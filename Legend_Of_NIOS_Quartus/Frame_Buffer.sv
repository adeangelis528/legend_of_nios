==> flow/design.v <==
module Frame_Buffer( input [9:0] Addr_X, Addr_Y,
							input clk,
							input write_en, read_en,
							input [3:0] Color_in,
							output [3:0] Color_out);
	logic [9:0][9:0][4:0] Frame_Storage;
	always_ff@(posedge clk)
	begin
		if(write_en)
			Frame_Storage[Addr_X][Addr_Y] <= Color_in;
		else
			Frame_Storage <= Frame_Storage;
	end
	always_comb
	begin
		if(read_en)
			Color_out = Frame_Storage[Addr_X][Addr_Y];
		else
			Color_out = 4'bZZZZ;
	end
endmodule
# From RTL to reports: Frame_Buffer
# The steps from the RTL of Frame_Buffer to its reports follow in flow order.
# Lines are those of the file above, counted from 1.
# Library cell names are shortened.
# A cell with - has no value.
# design
top	Frame_Buffer
clk_port	clk
library	sky130hd
pvt_corner	tt_025C_1v80

# Word-level counts
# Counts by Yosys on the flattened word-level netlist (proc, flatten, opt, wreduce; memories kept). Register bits leave out memories and registers merged into their read ports (data or address); mux counts leave out enables and synchronous resets folded into registers. Print and check cells are left out. Cells with the same type and inputs are merged into one.
# op_classes
add_sub_neg	2
n_mul	2
shift	3
mux	1
n_logic	3
# op_table
cell	n
variable shift 4 x 33 -> 500 bit	1
variable shift 5 x 33 -> 500 bit (first input constant)	1
variable part select 500 x 18 -> 4 bit	1
bitwise AND 500 bit	1
OR 500 bit	1
inverter 500 bit	1
multiplier 10 x 5 -> 15 bit (second input constant)	1
multiplier 10 x 3 -> 13 bit (second input constant)	1
negator 32 -> 33 bit	1
adder 16 x 13 -> 17 bit	1
two-way mux 4 bit	1
# bits
ff_bits	500
inputBits	27
out_inout_bits	4
wordCells	12

# Longest topological paths
# Yosys ltp: most cells in a row. Word level: on the elaborated netlist, between registers, memories and ports. Mapped: between sequential cells and ports; inverters and the memories' decode and read muxes count.
# depth
word_depth	7
ABC_AREA	0
depth_mapped	32
mapped_depth_nobuf	26

# After synthesis
# Yosys stat after the flow's synthesis: flattened, memories mapped to cells. It holds for the ABC_AREA given above (unset counts as 0); a run with the other value may have another netlist.
# Totals and module areas in this step are rounded.
# by_type
cell_type	n	type_area_um2
edfxtp_1	500	15014.4
mux4_2	298	6.71E+03
mux2i_1	304	3.04E+03
o21ai_0	528	2.64E+03
o31ai_1	351	2.64E+03
nand2_1	356	1.34E+03
o21ai_1	190	950.912
a21oi_1	153	765.734
clkbuf_1	200	750.72
ha_1	58	725.696
mux2_2	57	641.866
nor2_1	167	626.851
a211oi_1	76	570.547
buf_2	112	560.538
nor2b_1	46	287.776
fa_1	14	280.269
nor3_1	55	275.264
nand3_1	49	245.235
# Not listed: further types 71, cells in them 481.
# mapped
cell_count	3995
synth_area_um2	41500
seqArea_um2	15000
ffs	500
n_buf	367

# Path before layout
# Source: OpenSTA report_checks on the synthesized netlist (no wires, ideal clock, input and output delay 20% of the period each), path of least setup slack; recovery checks are left aside. Register names are those of the netlist, which keeps one name where synthesis merged equal registers.
# synth_path
kind	input port to output port
start	in Addr_X[3]
end	out Color_out[1]
tclk_ps	12200
input_delay_ps	2440
output_delay_ps	2440
t_first_pin_ps	2440
arrival_time_ps	7912
required_time_ps	9760
path_slack_ps	1848
delay_ps	5472
path_stages	22
path_buffers	3
synth_period_reached_ps	10352
# "delay_ps" is the arrival time less input delay plus setup time.
# A path that ends at an output port has no setup time.
# "path_stages" counts driving pins, that of a launching flip-flop among them; a cell with two outputs on the path counts twice.
# "synth_period_reached_ps" = period - worst setup slack (recovery checks aside). The figure is calculated, with input and output delays left at 20% of the set period.
# The rows between start and end are the longest chain of elaborated cells between them; the timing report does not say that the signal goes this way. Where chains are equally long, one stands for them.
# Each line given opens the expression or statement behind the cell; cells for indexed reads and writes are added by Yosys, which also makes memories of some case tables.
# synth_between
cell_sequence	ha_1 -> ha_1 -> inv_1 -> fa_1 -> inv_1 -> ha_1 -> and3_1 -> a221oi_1 -> xnor2_1 -> fa_1 -> inv_1 -> ha_1 -> inv_1 -> a211oi_1 -> a32o_1 -> nor2_1 -> buf_2 -> buf_1 -> clkbuf_1 -> o21ai_0 -> a222oi_1 -> nor3b_1
elab_chain_len	4
cells_between	4
cone_classes	add/sub: 1; mul: 1; shift: 1; mux: 1
# synth_lines
element	line_no	rtl
start: declaration	1	module Frame_Buffer( input [9:0] Addr_X, Addr_Y,
multiplier 10 x 5 -> 15 bit	17	Color_out = Frame_Storage[Addr_X][Addr_Y];
adder 16 x 13 -> 17 bit	17
variable part select 500 x 18 -> 4 bit	17
two-way mux 4 bit	16	if(read_en)
end: declaration	5	output [3:0] Color_out);

# Path in the finished layout
# From the final timing report of run 1: the path of least setup slack in the routed layout; clock arrival at registers is part of the times.
# The path's times are printed in steps of 10 ps; the period is the one set.
# layout_path
kind	input port to output port
start	in Addr_X[3]
end	out Color_out[1]
tclk_ps	6810
input_delay_ps	1360
output_delay_ps	1360
t_first_pin_ps	1360
arrival_time_ps	6990
required_time_ps	5450
path_slack_ps	-1540
path_stages	25
path_buffers	6
# The rows between start and end are the longest chain of elaborated cells between them; the timing report does not say that the signal goes this way. Where chains are equally long, one stands for them.
# layout_between
cell_sequence	buf_8 -> buf_6 -> ha_4 -> ha_4 -> fa_1 -> ha_4 -> and3_4 -> a221oi_4 -> xnor2_2 -> fa_1 -> inv_2 -> ha_4 -> inv_4 -> a211oi_2 -> a32o_2 -> buf_12 -> nor2_4 -> buf_12 -> buf_12 -> a31oi_4 -> or4_1 -> and4_1 -> a222oi_1 -> nor3b_4 -> buf_6
elab_chain_len	4
cells_between	4
cone_classes	add/sub: 1; mul: 1; shift: 1; mux: 1
# layout_lines
element	line_no	rtl
start: declaration	1	module Frame_Buffer( input [9:0] Addr_X, Addr_Y,
multiplier 10 x 5 -> 15 bit	17	Color_out = Frame_Storage[Addr_X][Addr_Y];
adder 16 x 13 -> 17 bit	17
variable part select 500 x 18 -> 4 bit	17
two-way mux 4 bit	16	if(read_en)
end: declaration	5	output [3:0] Color_out);

# 2 stored runs of Frame_Buffer in the flow (synthesis by Yosys, layout by OpenROAD, sky130hd cells), in arbitrary order. Constraints: input delay and output delay 20% of the set period each, output load 0.01 pF.
# By "period_less_ws_ps" is meant the clock period of the run minus its worst setup slack. This is arithmetic on one report: input and output delays are still those of the set period (20% each).
# By "worst_path_ps" is meant the share of the clock period that the worst setup path is allowed (20% is reserved at inputs, 20% at outputs), minus its slack. Clock arrival times at its registers enter into it.
# "worst_path_ps" is known to 10 ps.
# Results are given in rounded form.
# Among the settings, -- means not set for that run.
stored run	period_ns	CORE_UTILIZATION	PLACE_DENSITY_LB_ADDON	CORE_ASPECT_RATIO	CORE_MARGIN	CELL_PAD_IN_SITES_GLOBAL_PLACEMENT	CTS_CLUSTER_DIAMETER	CAP_MARGIN	SLEW_MARGIN	MAX_ROUTING_LAYER	yosys.chip_area_um2	total_die_area_um2	post_route_stdcell_area_um2	util_frac	fin_ws_ps	setupTns_ps	period_less_ws_ps	worst_path_ps	timing.worst_path_kind
run 1	6.81	25	0.19	1.11	3	0	50	20	0	met4	41500	171000	57300	0.35	-1540	-372000	8355	5630	input port to output port
run 2	10.8	51	--	--	2	--	--	20	20	--	41500	83600	46500	0.577	150	0	10650	6330	input port to output port
