==> flow/design.v <==
module GameState (input logic Clk, Frame_clk, Reset, Player_Attack,
						input logic [9:0] Player_X, Player_Y, Enemy1_X, Enemy1_Y, Enemy2_X, Enemy2_Y,
												Enemy3_X, Enemy3_Y, Enemy4_X, Enemy4_Y, Enemy5_X, Enemy5_Y,
						output logic Damage_E1, Damage_E2, Damage_E3, Damage_E4, Damage_E5,
						output logic [3:0] score1, score2,
						output logic [1:0] health,
						output logic game_over);
logic[6:0] counter;
logic[3:0] curr_score1, curr_score2, next_score1, next_score2;
logic[1:0] next_health;
logic next_damage;
logic damage;
initial begin
	health = 3;
	score1 = 0;
	score2 = 0;
	game_over = 0;
	damage = 0;
end
always_ff @ (posedge Frame_clk) begin
	Damage_E1 <= 0;
	Damage_E2 <= 0;
	Damage_E3 <= 0;
	Damage_E4 <= 0;
	Damage_E5 <= 0;
	health <= health;
	score1 <= next_score1;
	score2 <= next_score2;
	damage <= damage;
	game_over <= 0;
	if(counter < 125)
		counter <= counter + 1;
	else
		counter <= counter;
	if(Reset || health == 0) begin
		score1 <= 0;
		score2 <= 0;
		health <= 3;
		game_over <= 1;
	end
	else if(Player_Attack && ((Player_X - Enemy1_X < 64 || Player_X - Enemy1_X > -64) 
				&& (Player_Y - Enemy1_Y < 64 || Player_Y - Enemy1_Y > -64))) begin
		Damage_E1 <= 1;
	end
	else if(Player_Attack && ((Player_X - Enemy2_X < 64 || Player_X - Enemy2_X > -64) 
				&& (Player_Y - Enemy2_Y < 64 || Player_Y - Enemy2_Y > -64))) begin
		Damage_E2 <= 1;
	end
	else if(Player_Attack && ((Player_X - Enemy3_X < 64 || Player_X - Enemy3_X > -64) 
				&& (Player_Y - Enemy3_Y < 64 || Player_Y - Enemy3_Y > -64))) begin
		Damage_E3 <= 1;
	end
	else if(Player_Attack && ((Player_X - Enemy4_X < 64 || Player_X - Enemy4_X > -64) 
				&& (Player_Y - Enemy4_Y < 64 || Player_Y - Enemy4_Y > -64))) begin
		Damage_E4 <= 1;
	end
	else if(Player_Attack && ((Player_X - Enemy5_X < 64 || Player_X - Enemy5_X > -64) 
				&& (Player_Y - Enemy5_Y < 64 || Player_Y - Enemy5_Y > -64))) begin
		Damage_E5 <= 1;
	end
	else if((Player_X - Enemy1_X < 32 || Player_X - Enemy1_X > -32) && (Player_Y - Enemy1_Y < 32 || Player_Y - Enemy1_Y > -32)) begin
		if(counter >= 90) begin
			health <= health - 1;
			counter <= 0;
		end
	end
	else if((Player_X - Enemy2_X < 32 || Player_X - Enemy2_X > -32) && (Player_Y - Enemy2_Y < 32 || Player_Y - Enemy2_Y > -32)) begin
		if(counter >= 90) begin
			health <= health - 1;
			counter <= 0;
		end
	end
	else if((Player_X - Enemy3_X < 32 || Player_X - Enemy3_X > -32) && (Player_Y - Enemy3_Y < 32 || Player_Y - Enemy3_Y > -32)) begin
		if(counter >= 90) begin
			health <= health - 1;
			counter <= 0;
		end
	end
	else if((Player_X - Enemy4_X < 32 || Player_X - Enemy4_X > -32) && (Player_Y - Enemy4_Y < 32 || Player_Y - Enemy4_Y > -32)) begin
		if(counter >= 90) begin
			health <= health - 1;
			counter <= 0;
		end
	end
	else if((Player_X - Enemy5_X < 32 || Player_X - Enemy5_X > -32) && (Player_Y - Enemy5_Y < 32 || Player_Y - Enemy5_Y > -32)) begin
		if(counter >= 90) begin
			health <= health - 1;
			counter <= 0;
		end
	end
	else begin
	end
end
always_comb begin
	next_score1 = score1;
	next_score2 = score2;
	next_health = health;
	if(Damage_E1 || Damage_E2 || Damage_E3 || Damage_E4 || Damage_E5) begin
		next_score1 = score1 + 1;
		if(score1 == 9) begin
			next_score2 = score2 + 1;
			next_score1 = 0;
			if(score2 == 9) begin
				next_score2 = 0;
			end
		end
	end
end
endmodule
# Step by step through the tools: GameState
# Tool output for the design above, in the order of the flow.
# Line numbers count from 1 in the design file above.
# Operators carry their Yosys type and port widths (W data, S select, Z words).
# Cell names lack the library's common part.
# A cell with n/a has no value.
# inputs
top_module,GameState
clock,Frame_clk
library,sky130hd
corner,tt_025C_1v80

# Elaborated design
# Counts by Yosys on the flattened word-level netlist (proc, flatten, opt, wreduce; memories kept). Register bits leave out memories and registers merged into their read ports (data or address). Print and check cells are left out. Cells with the same type and inputs are merged into one.
# word_totals
elab_cells,148
ff_bits,23
input_bits,124
out_inout_bits,16
# op_classes
addsub,14
compare,42
reduce_and_logical,48
n_eq,2
logic,5
muxes,27
# ops
cell,count
$gt A32 B32 Y1 const B,20
$lt A32 B6 Y1 const B,10
$lt A32 B7 Y1 const B,10
$sub A10 B10 Y11,10
$mux W7,13
$logic_or A1 B1 Y1,25
$logic_and A1 B1 Y1,15
$mux W2,6
$add A4 B1 Y4 const B,2
$eq A4 B4 Y1 const B,2
$mux W4,2
$add A7 B1 Y7 const B,1
$ge A7 B7 Y1 const B,1
$lt A7 B7 Y1 const B,1
$reduce_and A6 Y1,1
$mux W1,6
$not A1 Y1,5
$reduce_bool A5 Y1,1
$reduce_or A5 Y1,1
$reduce_or A4 Y1,1
$reduce_or A3 Y1,1
$sub A2 B1 Y2 const B,1
$logic_not A2 Y1,1
$reduce_and A2 Y1,1
$reduce_or A2 Y1,1

# Logic depth
# Depth = most cells in a row (Yosys ltp): at word level without a register or memory, in the mapped netlist without a sequential cell, where the memories' decode and read muxes count.
# logic_depth
ltp_word,15
ABC_AREA,0
mapped_depth,14
ltp_nobuf,14

# After synthesis
# Yosys stat after the flow's synthesis: flattened, memories mapped to cells. It holds for the ABC_AREA given above (unset counts as 0); a run with the other value may have another netlist.
# The area totals of this step are shown rounded.
# mapped
stdcells,992
buf_cells,16
seq_area_um2,460
mapped_area_um2,7050
flip_flops,23
# by_type
cell_type,count
ha_1,103
inv_1,129
dfxtp_1,23
a21oi_1,74
nor2_1,87
o21ai_0,55
xnor2_1,27
fa_1,10
nand2_1,52
xor2_1,22
o21a_1,22
a211oi_1,20
nor2b_1,24
nand2b_1,21
a21o_1,17
nor3_1,24
o211ai_1,16
nand3_1,23
# Not listed: further types 71, cells in them 243.

# Path before layout
# OpenSTA on the mapped netlist: ideal clock, no wires. The path of least setup slack (recovery checks aside). Input and output delay are each 20% of the period. Register names are those of the netlist, which keeps one name where synthesis merged equal registers.
# synth_path
path_type,in2reg
start,in Player_X[0]
end,reg counter[3]
path_buffers,0
clock_period_ns,5.08
path_delay_ns,2.802
driving_pins,13
in_delay_ns,1.016
setup_time_ns,0.128
arrival_ns,3.690
path_slack_ns,1.263
launch_ns,1.016
synth_period_reached_ns,3.817
# "path_delay_ns" = arrival - input delay + setup time.
# "driving_pins" counts driving pins, that of a launching flip-flop among them; a cell with two outputs on the path counts twice.
# "synth_period_reached_ns" is the clock period less the worst setup slack; recovery checks do not enter. This is arithmetic on one report: input and output delays are still those of the set period (20% each).
# Between the ends stands the longest chain of elaborated cells between them, by number of cells; it is not shown to be the way that was timed. Of several equally long chains one is given.
# Each line given opens the expression or statement behind the cell; cells for indexed reads and writes are added by Yosys, which also makes memories of some case tables.
# A register here has more assigning lines than the two given.
# synth_via
path_cell_list,inv_1 ha_1 inv_1 fa_1 a211oi_1 o21a_1 a211oi_1 a2111o_1 o21bai_1 a211oi_2 or3_4 nor3b_4 nor3_2
elab_chain_len,15
cone_cells,61
cone_classes,add/sub: 5; compare: 20; mux: 11; reduce/logical: 25
# synth_lines
item,line,rtl
"start, declared",2,"input logic [9:0] Player_X, Player_Y, Enemy1_X, Enemy1_Y, Enemy2_X, Enemy2_Y,"
$sub A10 B10 Y11,85,else if((Player_X - Enemy5_X < 32 || Player_X - Enemy5_X > -32) && (Player_Y - Enemy5_Y < 32 || Player_Y - Ene ...
$lt A32 B6 Y1,85,
$logic_or A1 B1 Y1,85,
$logic_and A1 B1 Y1,85,
$mux W7,85,
$mux W7,79,else if((Player_X - Enemy4_X < 32 || Player_X - Enemy4_X > -32) && (Player_Y - Enemy4_Y < 32 || Player_Y - Ene ...
$mux W7,73,else if((Player_X - Enemy3_X < 32 || Player_X - Enemy3_X > -32) && (Player_Y - Enemy3_Y < 32 || Player_Y - Ene ...
$mux W7,67,else if((Player_X - Enemy2_X < 32 || Player_X - Enemy2_X > -32) && (Player_Y - Enemy2_Y < 32 || Player_Y - Ene ...
$mux W7,61,else if((Player_X - Enemy1_X < 32 || Player_X - Enemy1_X > -32) && (Player_Y - Enemy1_Y < 32 || Player_Y - Ene ...
$mux W7,57,else if(Player_Attack && ((Player_X - Enemy5_X < 64 || Player_X - Enemy5_X > -64)
$mux W7,53,else if(Player_Attack && ((Player_X - Enemy4_X < 64 || Player_X - Enemy4_X > -64)
$mux W7,49,else if(Player_Attack && ((Player_X - Enemy3_X < 64 || Player_X - Enemy3_X > -64)
$mux W7,45,else if(Player_Attack && ((Player_X - Enemy2_X < 64 || Player_X - Enemy2_X > -64)
$mux W7,41,else if(Player_Attack && ((Player_X - Enemy1_X < 64 || Player_X - Enemy1_X > -64)
$mux W7,35,if(Reset || health == 0) begin
"end, assigned",32,counter <= counter + 1;
"end, assigned",34,counter <= counter;
"end, declared",8,logic[6:0] counter;

# Worst path after layout
# From the final timing report of flow run A: the path of least setup slack in the routed layout; clock arrival at registers is part of the times.
# layout_path
path_type,in2reg
start,in Player_X[1]
end,reg counter[0]
driving_pins,13
launch_ns,1.35
clock_period_ns,6.76
arrival_ns,5.30
in_delay_ns,1.35
path_slack_ns,1.59
path_buffers,1
setup_time_ns,0.12
# Between the ends stands the longest chain of elaborated cells between them, by number of cells; it is not shown to be the way that was timed. Of several equally long chains one is given.
# A register here has more assigning lines than the two given.
# layout_via
path_cell_list,clkdlybuf4s50_1 inv_1 fa_1 nand2b_1 a211oi_1 o21ai_0 a2111oi_0 o211ai_1 o32ai_1 a222oi_1 nand3_2 nor3b_4 nor2_1
elab_chain_len,15
cone_cells,61
cone_classes,add/sub: 5; compare: 20; mux: 11; reduce/logical: 25
# layout_lines
item,line,rtl
"start, declared",2,"input logic [9:0] Player_X, Player_Y, Enemy1_X, Enemy1_Y, Enemy2_X, Enemy2_Y,"
$sub A10 B10 Y11,85,else if((Player_X - Enemy5_X < 32 || Player_X - Enemy5_X > -32) && (Player_Y - Enemy5_Y < 32 || Player_Y - Ene ...
$lt A32 B6 Y1,85,
$logic_or A1 B1 Y1,85,
$logic_and A1 B1 Y1,85,
$mux W7,85,
$mux W7,79,else if((Player_X - Enemy4_X < 32 || Player_X - Enemy4_X > -32) && (Player_Y - Enemy4_Y < 32 || Player_Y - Ene ...
$mux W7,73,else if((Player_X - Enemy3_X < 32 || Player_X - Enemy3_X > -32) && (Player_Y - Enemy3_Y < 32 || Player_Y - Ene ...
$mux W7,67,else if((Player_X - Enemy2_X < 32 || Player_X - Enemy2_X > -32) && (Player_Y - Enemy2_Y < 32 || Player_Y - Ene ...
$mux W7,61,else if((Player_X - Enemy1_X < 32 || Player_X - Enemy1_X > -32) && (Player_Y - Enemy1_Y < 32 || Player_Y - Ene ...
$mux W7,57,else if(Player_Attack && ((Player_X - Enemy5_X < 64 || Player_X - Enemy5_X > -64)
$mux W7,53,else if(Player_Attack && ((Player_X - Enemy4_X < 64 || Player_X - Enemy4_X > -64)
$mux W7,49,else if(Player_Attack && ((Player_X - Enemy3_X < 64 || Player_X - Enemy3_X > -64)
$mux W7,45,else if(Player_Attack && ((Player_X - Enemy2_X < 64 || Player_X - Enemy2_X > -64)
$mux W7,41,else if(Player_Attack && ((Player_X - Enemy1_X < 64 || Player_X - Enemy1_X > -64)
$mux W7,35,if(Reset || health == 0) begin
"end, assigned",32,counter <= counter + 1;
"end, assigned",34,counter <= counter;
"end, declared",8,logic[6:0] counter;

# Below are 2 stored runs of the flow (Yosys, OpenROAD; platform sky130hd) on GameState, each with its settings and what was measured, unordered. Constraints: input delay and output delay 20% of the set period each, output load 0.01 pF.
# "achieved_period_ns" is the run's clock period less its worst setup slack. It is reckoned from that one timing run; input and output delays stay at 20% of the period that was set.
# "critical_path_time_ns" is the time allowed to the run's worst setup path (the clock period less input and output delay, where it has them) less its slack. Clock arrival times count: a late capture clock shortens it, a late launch clock lengthens it.
# "power_mw": no workload was simulated; the value follows from the tool's default switching activity.
# The measured numbers are rounded.
# Among the settings, . means not set for that run.
# Results: . = not shown.
run name,period_ns,CORE_UTILIZATION,HOLD_SLACK_MARGIN,CORE_ASPECT_RATIO,GPL_ROUTABILITY_DRIVEN,CTS_CLUSTER_SIZE,CTS_CLUSTER_DIAMETER,CAP_MARGIN,MIN_ROUTING_LAYER,CORE_MARGIN,SLEW_MARGIN,PLACE_DENSITY_LB_ADDON,critical_path_time_ns,critical_path_kind,layout_utilization_frac,achieved_period_ns,setupTns_ns,post_route_stdcell_area_um2,final_setup_ws_ns,ws_hold_ns,design.die.area_um2,yosys_chip_area_um2,power_mw
flow run A,6.76,22,-0.01,0.5,0,35,20,35,met1,2,20,.,3.82,in2reg,0.284,5.172,0.000,8980,1.59,0.516,33600,7050,1.06
flow run B,2.38,58,.,.,0,17,.,30,met1,2,20,0.14,.,.,.,.,.,.,.,.,.,.,.
# Flow run B: stopped before the end: clock tree synthesis reported DPL-0038
